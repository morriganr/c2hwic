==> flow/design.v <==
module ball (
	input 			clk,
	input 			vcount_ov,
	input 			hcount_ov,
	input [11:0] 	hcount,   
	input [10:0] 	vcount,   
	output 			drawBall,
	output [2:0] 	red,
	output [2:0] 	green,
	output [1:0] 	blue
);
	reg [9:0] ballX;
	reg [9:0] ballY;
	reg dX;
	reg dY;
	assign red = 3'b101;
	assign green = 3'b011;
	assign blue = 2'b01;
	always @ (posedge clk) begin
		if (ballX < 20) 			dX <= 1;
		else if (ballX > 600)	dX <= 0;
		else 							dX <= dX;
		if (ballY < 20)			dY <= 1;
		else if (ballY > 440)	dY <= 0;
		else 							dY <= dY;
	end
	always @ (posedge clk) begin
		if (vcount_ov && hcount_ov) begin
			if (dX)	ballX <= ballX + 11;
			else		ballX <= ballX - 11;
			if (dY)	ballY <= ballY + 11;
			else		ballY <= ballY - 11;
		end
	end
	assign drawBall = ((hcount >= ballX) && (hcount <= ballX + 20) &&
                      (vcount >= ballY) && (vcount <= ballY + 20));
endmodule
module vgapong (
	input 			CLK25,
	output [3:0] 	LEDG,
	output [2:0] 	red,
	output [2:0] 	green,
	output [1:0] 	blue,
	output 			hsync, vsync
);
	reg [32:0] counter;
	reg [11:0] hcount;   
	reg [10:0] vcount;   
	reg [7:0] data;      
	reg hsync_reg;
	reg vsync_reg;
	wire hcount_ov, vcount_ov, video_active, clk;
	parameter
	HDISP = 12'd640,
	RIGHTBORDER = 12'd16,
	HFLYBACK = 12'd96,
	LEFTBORDER = 12'd48,
	VDISP = 11'd480,
	BOTTOMBORDER = 11'd10,
	VFLYBACK = 11'd2,
	TOPBORDER = 11'd33;
	assign LEDG[0] = ~counter[26];
	assign LEDG[1] = ~counter[27];
	assign LEDG[2] = ~counter[28];
	assign LEDG[3] = ~counter[29];
	always @ (posedge clk) begin
		counter <= counter + 1;
	end
	assign hcount_ov = (hcount == (HDISP + RIGHTBORDER + HFLYBACK + LEFTBORDER));
	always @(posedge clk) begin
		if (hcount_ov)
			hcount <= 12'd0;
		else
			hcount <= hcount + 12'd1;
	end
	assign vcount_ov = (vcount == (VDISP + BOTTOMBORDER + VFLYBACK + TOPBORDER));
	always @(posedge clk) begin
		if (hcount_ov)
		begin
			if (vcount_ov)
				vcount <= 11'd0;
			else
				vcount <= vcount + 11'd1;
		end
	end
	assign video_active = ((hcount < HDISP) && (vcount < VDISP));
	assign hsync = hsync_reg;
	assign vsync = vsync_reg;
	always @(*) begin
		if ((hcount > (HDISP + RIGHTBORDER)) && (hcount < (HDISP + RIGHTBORDER + HFLYBACK)))
			hsync_reg = 1'b0;	
		else
			hsync_reg = 1'b1;
		if ((vcount > (VDISP + BOTTOMBORDER)) && (vcount < (VDISP + BOTTOMBORDER + VFLYBACK)))
			vsync_reg = 1'b0;
		else
			vsync_reg = 1'b1;
	end
	assign red   = video_active ?  ( drawBall ? redBall[2:0] : data[2:0]) : 3'b0;
	assign green = video_active ?  ( drawBall ? greenBall[2:0] : data[5:3]) : 3'b0;
	assign blue  = video_active ?  ( drawBall ? blueBall[1:0] : data[7:6]) : 2'b0;
	always @(posedge clk) begin
		data[7:6] = hcount[6] ? 2'b0 : 2'b11;  
		data[2:0] = hcount[7] ? 3'b0 : 3'b111;  
		data[5:3] = hcount[8] ? 3'b0 : 3'b111;  
	end
	assign clk  = CLK25;
	wire drawBall;
	wire [2:0] redBall;
	wire [2:0] greenBall;
	wire [1:0] blueBall;
	ball  ball_inst(
		.clk(clk),
		.vcount_ov(vcount_ov),
		.hcount_ov(hcount_ov),
		.hcount(hcount),   
		.vcount(vcount),   
		.drawBall(drawBall),
		.red(redBall),
		.green(greenBall),
		.blue(blueBall)
	);
endmodule
======== Reports on vgapong ========
The steps from the RTL of vgapong to its reports follow in flow order.
Lines are those of the file above, counted from 1.
Cell names lack the library's common part.
A cell with n/a has no value.
design
  top ..................................... vgapong
  clock ................................... CLK25
  library ................................. sky130hd
  timing corner ........................... tt_025C_1v80

======== Elaborated design ========
Yosys after proc, flatten, opt, wreduce and memory -nomap, before mapping. Enables and synchronous resets that opt folds into registers are not counted as muxes. Memory bits, and registers merged into a memory's read port (data or address), are not among the register bits. Print and check cells are not counted. Equal cells are merged and count once.
bit counts
  bits of input ports ..................... 1
  output and inout bits ................... 14
  word-level cells ........................ 57
  bits in registers ....................... 86
operators by class
  multiplexer cells ....................... 13
  bitwise operators ....................... 4
  reductions and logical operators ........ 7
  order comparisons ....................... 14
  equality and inequality tests ........... 2
  add/subtract/negate cells ............... 9
operators by type and width
  kind                                                                             number
  33-bit by 1-bit adder with 33-bit output (second input constant)                 1
  11-bit by 32-bit <= comparator with 1-bit output                                 1
  12-bit by 32-bit <= comparator with 1-bit output                                 1
  12-bit by 10-bit less-than comparator with 1-bit output (second input constant)  2
  10-bit by 5-bit adder with 11-bit output (second input constant)                 2
  11-bit by 9-bit less-than comparator with 1-bit output (second input constant)   2
  10-bit by 4-bit adder with 10-bit output (second input constant)                 2
  10-bit by 4-bit subtractor with 10-bit output (second input constant)            2
  10-bit by 5-bit less-than comparator with 1-bit output (second input constant)   2
  10-bit 2-to-1 mux                                                                2
  3-bit 2-to-1 mux                                                                 6
  12-bit by 1-bit adder with 12-bit output (second input constant)                 1
  12-bit by 10-bit greater-or-equal comparator with 1-bit output                   1
  12-bit by 10-bit > comparator with 1-bit output (second input constant)          1
  12-bit by 10-bit equality test with 1-bit output (second input constant)         1
  11-bit by 1-bit adder with 11-bit output (second input constant)                 1
  11-bit by 10-bit greater-or-equal comparator with 1-bit output                   1
  11-bit by 10-bit equality test with 1-bit output (second input constant)         1
  11-bit by 9-bit > comparator with 1-bit output (second input constant)           1
  10-bit > comparator (second input constant)                                      1
  10-bit by 9-bit > comparator with 1-bit output (second input constant)           1
  1-bit logical AND                                                                7
  2-bit 2-to-1 mux                                                                 3
  1-bit inverter                                                                   4
  1-bit 2-to-1 mux                                                                 2

======== Logic depth ========
Depth = most cells in a row (Yosys ltp): at word level without a register or memory, in the mapped netlist without a sequential cell, where the memories' decode and read muxes count.
logic depth
  depth after elaboration ................. 7
  ABC_AREA ................................ 0
  depth in mapped cells ................... 12
  depth with buffers taken out ............ 11

======== Netlist ========
Yosys stat after the flow's synthesis: flattened, memories mapped to cells. It holds for the ABC_AREA given above (unset counts as 0); a run with the other value may have another netlist.
The area totals of this step are shown rounded.
synthesis totals
  mapped area ............................. 0.00503 mm^2
  mapped flip-flops ....................... 78
  cell count .............................. 522
  buffers ................................. 9
cells by type
  type      number  area in all (um^2)
  dfxtp_1   47      940.902
  edfxtp_1  31      930.893
  ha_1      65      813.28
  xnor2_1   56      490.47
  inv_1     45      168.912
  xor2_1    17      148.893
  nand3_1   28      140.134
  nor2_1    37      138.883
  a21oi_1   24      120.115
  nand4_1   18      112.608
  and3_1    13      81.328
  o21ai_0   16      80.077
  nand2_1   21      78.826
  nor3_1    15      75.072
  a21o_1    7       52.55
  nor2b_1   8       50.048
  fa_1      2       40.038
  a211oi_1  4       30.029
Not listed: further types 36, cells in them 68.
The figures by module come from a second, unflattened synthesis with its own total; it is not the netlist above.
second synthesis, totals
  cell total of the unflattened synthesis .. 555
  area (unflattened synthesis) ............ 0.00519 mm^2
Rows give one instance, submodules left out.
modules
  module   seq. area (mm^2)  cells  times used  area (mm^2)
  ball     0.000641          301    1           0.00272
  vgapong  0.00123           254    1           0.00247

======== Worst setup path after synthesis ========
Path of least setup slack by OpenSTA after synthesis, without wires, with an ideal clock, recovery checks aside; 20% of the period is set as input and as output delay. Where synthesis merged equal registers, the netlist keeps one of their names.
timing post-synthesis
  path type ............................... register -> output
  start point ............................. register ball_inst.ballX[2]
  end point ............................... output green[1]
  delay of the path ....................... 2.702 ns
  slack ................................... 2.426 ns
  arrival time ............................ 2.702 ns
  driving pins on the path ................ 13
  time at the first pin ................... 0.000 ns
  buffers on the path ..................... 1
  external output delay ................... 1.282 ns
  clock period ............................ 6.41 ns
  synthesis period reached ................ 3.984 ns
"delay of the path" is the arrival time less input delay plus setup time.
A path that ends at an output port has no setup time.
"driving pins on the path": output pins that drive a net of the path, with the launching flip-flop's if there is one; two outputs of one cell count as two.
"synthesis period reached" is the clock period less the worst setup slack; recovery checks do not enter. This is arithmetic on one report: input and output delays are still those of the set period (20% each).
Between the ends stands the longest chain of elaborated cells between them, by number of cells; it is not shown to be the way that was timed. Of several equally long chains one is given.
Each line given opens the expression or statement behind the cell; cells for indexed reads and writes are added by Yosys, which also makes memories of some case tables.
on the way, post-synthesis
  cell sequence ........................... edfxtp_1 -> ha_1 -> nor2_1 -> or4_1 -> xnor2_1 -> ha_1 -> a21o_1 -> a211oi_1 -> o211ai_1 -> o21ai_0 -> nand4_2 -> a21oi_1 -> buf_4
  length of the longest elaborated chain .. 7
  elaborated cells on any way between the ends .. 8
  classes of those cells .................. add/sub: 1; compare: 2; mux: 2; reduce/logical: 3
ends and longest elaborated chain, post-synthesis
  what                                              RTL line  RTL
  from (decl)                                       12        reg [9:0] ballX;
  from (assign)                                     29        if (dX) ballX <= ballX + 11;
  from (assign)                                     30        else ballX <= ballX - 11;
  10-bit by 5-bit adder with 11-bit output          35        assign drawBall = ((hcount >= ballX) && (hcount <= ballX + 20) &&
  12-bit by 32-bit <= comparator with 1-bit output  35
  1-bit logical AND x3                              35
  3-bit 2-to-1 mux x2                               100       assign green = video_active ? ( drawBall ? greenBall[2:0] : data[5:3]) : 3'b0;
  to (decl)                                         42        output [2:0] green,
Nets of the timed path that keep an RTL name, with a line that drives or declares them; the list need not be complete.
nets with RTL names, path post-synthesis
  net       RTL line
  green[0]  100

======== Worst path after layout ========
Path of least setup slack in the final report of stored run 1 (OpenROAD, finished layout, wires in). Where an end is a register, its clock arrival counts in the times.
timing after layout
  path type ............................... register -> output
  start point ............................. register ball_inst.ballX[3]
  end point ............................... output blue[0]
  external output delay ................... 0.62 ns
  slack ................................... -0.56 ns
  driving pins on the path ................ 15
  arrival time ............................ 3.06 ns
  buffers on the path ..................... 3
  time at the first pin ................... 0.34 ns
  clock period ............................ 3.12 ns
Between the ends stands the longest chain of elaborated cells between them, by number of cells; it is not shown to be the way that was timed. Of several equally long chains one is given.
on the way, after layout
  cell sequence ........................... edfxtp_1 -> ha_2 -> nor2_2 -> or4_4 -> xnor2_2 -> ha_2 -> a21o_1 -> a211oi_2 -> o211ai_1 -> o21ai_1 -> nand4_2 -> buf_6 -> buf_6 -> a21oi_2 -> buf_2
  length of the longest elaborated chain .. 7
  elaborated cells on any way between the ends .. 8
  classes of those cells .................. add/sub: 1; compare: 2; mux: 2; reduce/logical: 3
ends and longest elaborated chain, after layout
  what                                              RTL line  RTL
  from (decl)                                       12        reg [9:0] ballX;
  from (assign)                                     29        if (dX) ballX <= ballX + 11;
  from (assign)                                     30        else ballX <= ballX - 11;
  10-bit by 5-bit adder with 11-bit output          35        assign drawBall = ((hcount >= ballX) && (hcount <= ballX + 20) &&
  12-bit by 32-bit <= comparator with 1-bit output  35
  1-bit logical AND x3                              35
  2-bit 2-to-1 mux x2                               101       assign blue = video_active ? ( drawBall ? blueBall[1:0] : data[7:6]) : 2'b0;
  to (decl)                                         43        output [1:0] blue,

Subject: vgapong on sky130hd, stored results

Hello all,

Design vgapong on sky130hd. What follows are 2 stored runs of the flow, each under its own settings; their order means nothing. The constraints put input and output delay at 20% of the set period each and load the outputs with 0.01 pF.
"achieved period" is the run's clock period less its worst setup slack. It is reckoned from that one timing run; input and output delays stay at 20% of the period that was set.
"overall power" rests on the timing tool's default activity at the inputs, not on a simulated workload.
The measured numbers are rounded.

======== stored run 1 ========
==> flow/run.sh <==
#!/bin/bash
# the make line also repeats the synthesis and layout settings of config.mk as NAME=value (left out here)
make -C /OpenROAD-flow-scripts/flow DESIGN_CONFIG=/design/flow/config.mk WORK_HOME=/design/flow/orfs CLKGATE_MAP_FILE= finish
==> flow/config.mk <==
export PLATFORM = sky130hd
export DESIGN_NAME = vgapong
export DESIGN_NICKNAME = vgapong
export VERILOG_FILES = /design/flow/design.v
export SDC_FILE = /design/flow/constraint.sdc
export NUM_CORES = 4
export LEC_CHECK = 0
export CAP_MARGIN = 20
export CELL_PAD_IN_SITES_DETAIL_PLACEMENT = 1
export CELL_PAD_IN_SITES_GLOBAL_PLACEMENT = 1
export CORE_MARGIN = 3
export CORE_UTILIZATION = 38
export CTS_CLUSTER_DIAMETER = 101
export CTS_CLUSTER_SIZE = 28
export MAX_ROUTING_LAYER = met4
export PLACE_DENSITY_LB_ADDON = 0.1
export SETUP_SLACK_MARGIN = 0.45
export SLEW_MARGIN = 20
export TNS_END_PERCENT = 45
==> flow/constraint.sdc <==
create_clock -name core_clock -period 3.12 [get_ports {CLK25}]
set_input_delay 0.6240 -clock core_clock [delete_from_list [all_inputs] [get_ports {CLK25}]]
set_output_delay 0.6240 -clock core_clock [all_outputs]
set_load 0.01 [all_outputs]

-------- measured, stored run 1 --------
  full die area ........................... 0.0146 mm^2
  utilization after routing ............... 48.0%
  smallest setup slack .................... -0.563 ns
  area of the standard cells in the finished layout .. 0.00613 mm^2
  cell area after synthesis ............... 0.00503 mm^2
  achieved period ......................... 3.683 ns
  total negative slack .................... -3.79 ns
  overall power ........................... 2.06 mW

======== stored run 2 ========
==> flow/run.sh <==
#!/bin/bash
# the make line also repeats the synthesis and layout settings of config.mk as NAME=value (left out here)
make -C /OpenROAD-flow-scripts/flow DESIGN_CONFIG=/design/flow/config.mk WORK_HOME=/design/flow/orfs CLKGATE_MAP_FILE= finish
==> flow/config.mk <==
export PLATFORM = sky130hd
export DESIGN_NAME = vgapong
export DESIGN_NICKNAME = vgapong
export VERILOG_FILES = /design/flow/design.v
export SDC_FILE = /design/flow/constraint.sdc
export NUM_CORES = 4
export LEC_CHECK = 0
export CAP_MARGIN = 20
export CORE_MARGIN = 2
export CORE_UTILIZATION = 43
export SLEW_MARGIN = 20
==> flow/constraint.sdc <==
create_clock -name core_clock -period 4.05 [get_ports {CLK25}]
set_input_delay 0.8100 -clock core_clock [delete_from_list [all_inputs] [get_ports {CLK25}]]
set_output_delay 0.8100 -clock core_clock [all_outputs]
set_load 0.01 [all_outputs]

-------- measured, stored run 2 --------
  smallest setup slack .................... 0.072 ns
  utilization after routing ............... 50.6%
  full die area ........................... 0.0126 mm^2
  area of the standard cells in the finished layout .. 0.00577 mm^2
  cell area after synthesis ............... 0.00503 mm^2
  overall power ........................... 1.59 mW
  total negative slack .................... 0.000 ns
  achieved period ......................... 3.978 ns

Thanks
